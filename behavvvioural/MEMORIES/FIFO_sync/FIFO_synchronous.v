==> flow/design.v <==
module FIFO_synchronous #(parameter depth =8,datawidth=8 ) (
   input clk,reset,
   input [datawidth-1:0]din, 
   input rd,wr,
   output full,empty,
   output reg [datawidth-1:0]dout 
);
    reg [7:0]mem[0:7];
    integer count=0;
    reg [$clog2(depth)-1:0]rd_ptr,wr_ptr;
    assign full = (count==depth);
    assign empty = (count==0);
    always @(posedge clk ) begin
        if (reset) begin
            {rd_ptr,wr_ptr,count}<=000;
            dout<=8'bz;
            end 
        else 
            begin
                if(rd && !wr && !empty) begin
                    dout<=mem[rd_ptr];
                    rd_ptr<=rd_ptr+1;
                    count<=count-1;
                end
                else if(wr && !rd && !full) begin
                    mem[wr_ptr]<=din;
                    wr_ptr<=wr_ptr+1;
                    count<=count+1;
                end
                else if (wr && rd) begin
                    mem[wr_ptr]<=din;
                    dout<=mem[rd_ptr];
                    rd_ptr<=rd_ptr+1;
                    wr_ptr<=wr_ptr+1;
                    count<=count;
                end
            end
    end
endmodule  
module tb_FIFO_synchronous (
);
    parameter datawidth=8,depth =8 ;
    reg[4:0]i; 
    reg clk,reset;
    reg [datawidth-1:0]din;
    reg  [$clog2(depth)-1:0] rd_ptr,wr_ptr;
    reg rd,wr;
    wire full,empty;
    wire [datawidth-1:0]dout ;
    initial begin
        {clk,reset,rd,wr}<=0100;din=8'd3;#(10);
        reset=0;
        {rd,wr}=01;
        for(i=0;i<5;i=i+1)begin
           din=i+1; #(10); 
        end
        {rd,wr}=10;
        for(i=0;i<5;i=i+1)begin
           rd_ptr=i+1; #(10); 
        end
    end
    always #5 clk=~clk;
    FIFO_synchronous a1(clk,reset,din,rd,wr,full,empty,dout);
endmodule  
Reports on FIFO_synchronous
What the tools print for FIFO_synchronous, step after step.
Line numbers count from 1 in the design file above.
Operators carry their Yosys type and port widths (W data, S select, Z words).
Cell names lack the library's common part.
{ "design": {"top": "FIFO_synchronous", "clock": "clk", "lib": "sky130hd", "lib_corner": "tt_025C_1v80"} }

Elaborated design
Source: Yosys, flattened and elaborated, memories not mapped. Widths are those after wreduce. Print and check cells do not count. Equal cells are merged and count once.
Yosys's memory passes give these memory sizes; they may raise the number of words (mostly to a power of two), join words into wider ones and drop unused or constant bits.
{ "word_totals": {"output_inout_bits": 10, "memories": 1, "clocked_rd_ports_x_width": 8, "elab_cells": 59, "reg_bits": 46, "ram_bits": 64, "input_bits": 12} }
{ "classes": {"reduce_logical": 17, "eq_ne": 3, "addsub": 4, "bitwise": 2, "mux": 28} }
{ "mem_list": {"columns": ["name", "size", "width", "read_ports", "wr", "line", "source"], "rows": [
  ["mem", 8, 8, 1, 1, 8, "reg [7:0]mem[0:7];"]
]} }
{ "ops": {"columns": ["cell", "count"], "rows": [
  ["$mux W8", 12],
  ["$mux W32", 2],
  ["$add A32 B2 Y32 const B", 1],
  ["$sub A32 B2 Y32 const B", 1],
  ["$eq A32 B5 Y1 const B", 1],
  ["$logic_not A32 Y1", 1],
  ["$mux W3", 7],
  ["$mux W1", 7],
  ["$reduce_and A2 Y1", 3],
  ["$reduce_bool A2 Y1", 3],
  ["$add A3 B1 Y3 const B", 2],
  ["$logic_and A1 B1 Y1", 5],
  ["$logic_not A1 Y1", 4],
  ["$ne A3 B3 Y1 const B", 1],
  ["$reduce_bool A3 Y1", 1],
  ["$ne A2 B2 Y1 const B", 1],
  ["$or A1 B1 Y1", 1],
  ["$not A1 Y1", 1]
]} }

Depth
Longest topological path by Yosys (ltp), each cell counted once; first at word level (registers and memories cut), then after technology mapping (sequential cells cut; the memories' decode and read muxes count).
{ "logic_depth": {"ltp_word": 7, "abc_area": 0, "mapped_depth": 14} }

After synthesis
Yosys stat after the flow's synthesis: flattened, memories mapped to cells. It holds for the ABC_AREA given above (unset counts as 0); a run with the other value may have another netlist.
The area totals of this step are shown rounded.
{ "mapped": {"mapped_area_um2": 5840, "seqArea_um2": 2980, "stdcells": 515, "flip_flops": 113, "buffers": 21} }
{ "types": {"columns": ["cell", "count"], "rows": [
  ["edfxtp_1", 72],
  ["dfxtp_1", 41],
  ["ha_1", 32],
  ["mux4_2", 16],
  ["a21oi_1", 49],
  ["nand2_1", 58],
  ["xnor2_1", 20],
  ["nor2_1", 36],
  ["a21o_1", 17],
  ["xor2_1", 11],
  ["a211oi_1", 12],
  ["mux2_2", 8],
  ["o21ai_0", 17],
  ["clkbuf_1", 19],
  ["nor4_1", 10],
  ["mux2i_1", 5],
  ["nor3_1", 9],
  ["nand2b_1", 7]
]} }
Not listed: further types 35, cells in them 76.

Timing after synthesis
Path of least setup slack by OpenSTA after synthesis, without wires, with an ideal clock, recovery checks aside; 20% of the period is set as input and as output delay. Where synthesis merged equal registers, the netlist keeps one of their names.
{ "synth_timing": {"path_type": "input port to flip-flop", "from": "input port wr", "to": "register count[24]", "launch_ns": 1.312, "required_time_ns": 6.443, "delay_ns": 4.768, "path_stages": 10, "path_buffers": 0, "slack_ns": 0.481, "tclk_ns": 6.56, "t_arrival_ns": 5.963, "input_delay_ns": 1.312, "setup_time_ns": 0.117, "synth_period_reached_ns": 6.079} }
"delay_ns" is the arrival time less input delay plus setup time.
"path_stages" counts driving pins, that of a launching flip-flop among them; a cell with two outputs on the path counts twice.
"synth_period_reached_ns" = period - worst setup slack (recovery checks aside). The figure is calculated, with input and output delays left at 20% of the set period.
Between the ends stands the longest chain of elaborated cells between them, by number of cells; it is not shown to be the way that was timed. Of several equally long chains one is given.
A line is the first line of the expression or statement that the cell stems from. Yosys adds cells for indexed reads and writes and turns some case tables into memories.
A register here has more assigning lines than the two given.
{ "synth_between": {"path_cell_list": "nor3b_1 -> ha_1 -> a21o_1 -> a221oi_2 -> a211oi_1 -> or4_4 -> a311oi_4 -> o21bai_1 -> xnor2_1 -> a22o_1", "elab_chain_cells": 4, "cells_between": 8} }
{ "synth_lines": {"columns": ["element", "line", "source"], "rows": [
  ["start: declaration", 4, "input rd,wr,"],
  ["$logic_and A1 B1 Y1 x2", 25, "else if(wr && !rd && !full) begin"],
  ["$mux W32", 25, null],
  ["$mux W32", 20, "if(rd && !wr && !empty) begin"],
  ["end: assignment", 23, "count<=count-1;"],
  ["end: assignment", 28, "count<=count+1;"],
  ["end: declaration", 9, "integer count=0;"]
]} }

Path in the finished layout
Path of least setup slack in the final report of run 1 (OpenROAD, finished layout, wires in). Where an end is a register, its clock arrival counts in the times.
{ "layout_timing": {"path_type": "input port to flip-flop", "from": "input port rd", "to": "register count[24]", "t_arrival_ns": 5.31, "launch_ns": 1.64, "setup_time_ns": 0.11, "required_time_ns": 8.52, "slack_ns": 3.21, "tclk_ns": 8.22, "path_buffers": 2, "input_delay_ns": 1.64, "path_stages": 12} }
Between the ends stands the longest chain of elaborated cells between them, by number of cells; it is not shown to be the way that was timed. Of several equally long chains one is given.
A register here has more assigning lines than the two given.
{ "layout_between": {"path_cell_list": "clkdlybuf4s50_1 -> nor3b_2 -> buf_4 -> ha_1 -> a21o_1 -> a221oi_2 -> a211oi_1 -> or4_4 -> a311oi_4 -> o21bai_1 -> xnor2_1 -> a22o_1", "elab_chain_cells": 5, "cells_between": 8} }
{ "layout_lines": {"columns": ["element", "line", "source"], "rows": [
  ["start: declaration", 4, "input rd,wr,"],
  ["$logic_not A1 Y1", 25, "else if(wr && !rd && !full) begin"],
  ["$logic_and A1 B1 Y1 x2", 25, null],
  ["$mux W32", 25, null],
  ["$mux W32", 20, "if(rd && !wr && !empty) begin"],
  ["end: assignment", 23, "count<=count-1;"],
  ["end: assignment", 28, "count<=count+1;"],
  ["end: declaration", 9, "integer count=0;"]
]} }

--- measured runs ---
Measured results for FIFO_synchronous: 2 stored runs of the Yosys and OpenROAD flow on sky130hd. The settings differ; the order carries no meaning. The constraints put input and output delay at 20% of the set period each and load the outputs with 0.01 pF.
"clock_period_reached_ns" means the clock period less the worst setup slack. The figure is calculated, with input and output delays left at 20% of the set period.
"final_power_uw" is the tool's figure for a default switching activity; nothing was simulated.
Measured values are rounded.

Run 1
==> flow/run.sh <==
#!/bin/bash
# the make line also repeats the synthesis and layout settings of config.mk as NAME=value (left out here)
make -C /OpenROAD-flow-scripts/flow DESIGN_CONFIG=/design/flow/config.mk WORK_HOME=/design/flow/orfs CLKGATE_MAP_FILE= finish
==> flow/config.mk <==
export PLATFORM = sky130hd
export DESIGN_NAME = FIFO_synchronous
export DESIGN_NICKNAME = FIFO_synchronous
export VERILOG_FILES = /design/flow/design.v
export SDC_FILE = /design/flow/constraint.sdc
export NUM_CORES = 4
export LEC_CHECK = 0
export CAP_MARGIN = 30
export CELL_PAD_IN_SITES_DETAIL_PLACEMENT = 1
export CELL_PAD_IN_SITES_GLOBAL_PLACEMENT = 3
export CORE_MARGIN = 3
export CORE_UTILIZATION = 21
export CTS_CLUSTER_DIAMETER = 373
export CTS_CLUSTER_SIZE = 53
export GPL_ROUTABILITY_DRIVEN = 0
export SETUP_SLACK_MARGIN = -0.66
export SLEW_MARGIN = 20
==> flow/constraint.sdc <==
create_clock -name core_clock -period 8.22 [get_ports {clk}]
set_input_delay 1.6440 -clock core_clock [delete_from_list [all_inputs] [get_ports {clk}]]
set_output_delay 1.6440 -clock core_clock [all_outputs]
set_load 0.01 [all_outputs]

==> results of run 1, as JSON <==
{
  "yosys_chip_area_um2": 5840,
  "design_die_area_um2": 29800,
  "layout_stdcell_area_um2": 7130,
  "layout_utilization_frac": 0.263,
  "worst_setup_slack_ns": 3.21,
  "final_setup_tns_ns": 0.000,
  "ws_hold_ns": 0.477,
  "final_power_uw": 1680,
  "clock_period_reached_ns": 5.009
}

Run 2
==> flow/run.sh <==
#!/bin/bash
# the make line also repeats the synthesis and layout settings of config.mk as NAME=value (left out here)
make -C /OpenROAD-flow-scripts/flow DESIGN_CONFIG=/design/flow/config.mk WORK_HOME=/design/flow/orfs CLKGATE_MAP_FILE= finish
==> flow/config.mk <==
export PLATFORM = sky130hd
export DESIGN_NAME = FIFO_synchronous
export DESIGN_NICKNAME = FIFO_synchronous
export VERILOG_FILES = /design/flow/design.v
export SDC_FILE = /design/flow/constraint.sdc
export NUM_CORES = 4
export LEC_CHECK = 0
export CAP_MARGIN = 20
export CORE_MARGIN = 2
export CORE_UTILIZATION = 67
export SLEW_MARGIN = 20
==> flow/constraint.sdc <==
create_clock -name core_clock -period 7.46 [get_ports {clk}]
set_input_delay 1.4920 -clock core_clock [delete_from_list [all_inputs] [get_ports {clk}]]
set_output_delay 1.4920 -clock core_clock [all_outputs]
set_load 0.01 [all_outputs]

==> results of run 2, as JSON <==
{
  "yosys_chip_area_um2": 5840,
  "design_die_area_um2": 9480,
  "layout_stdcell_area_um2": 6800,
  "layout_utilization_frac": 0.791,
  "worst_setup_slack_ns": 2.33,
  "final_setup_tns_ns": 0.000,
  "ws_hold_ns": 0.476,
  "final_power_uw": 1890,
  "clock_period_reached_ns": 5.131
}
--- end ---
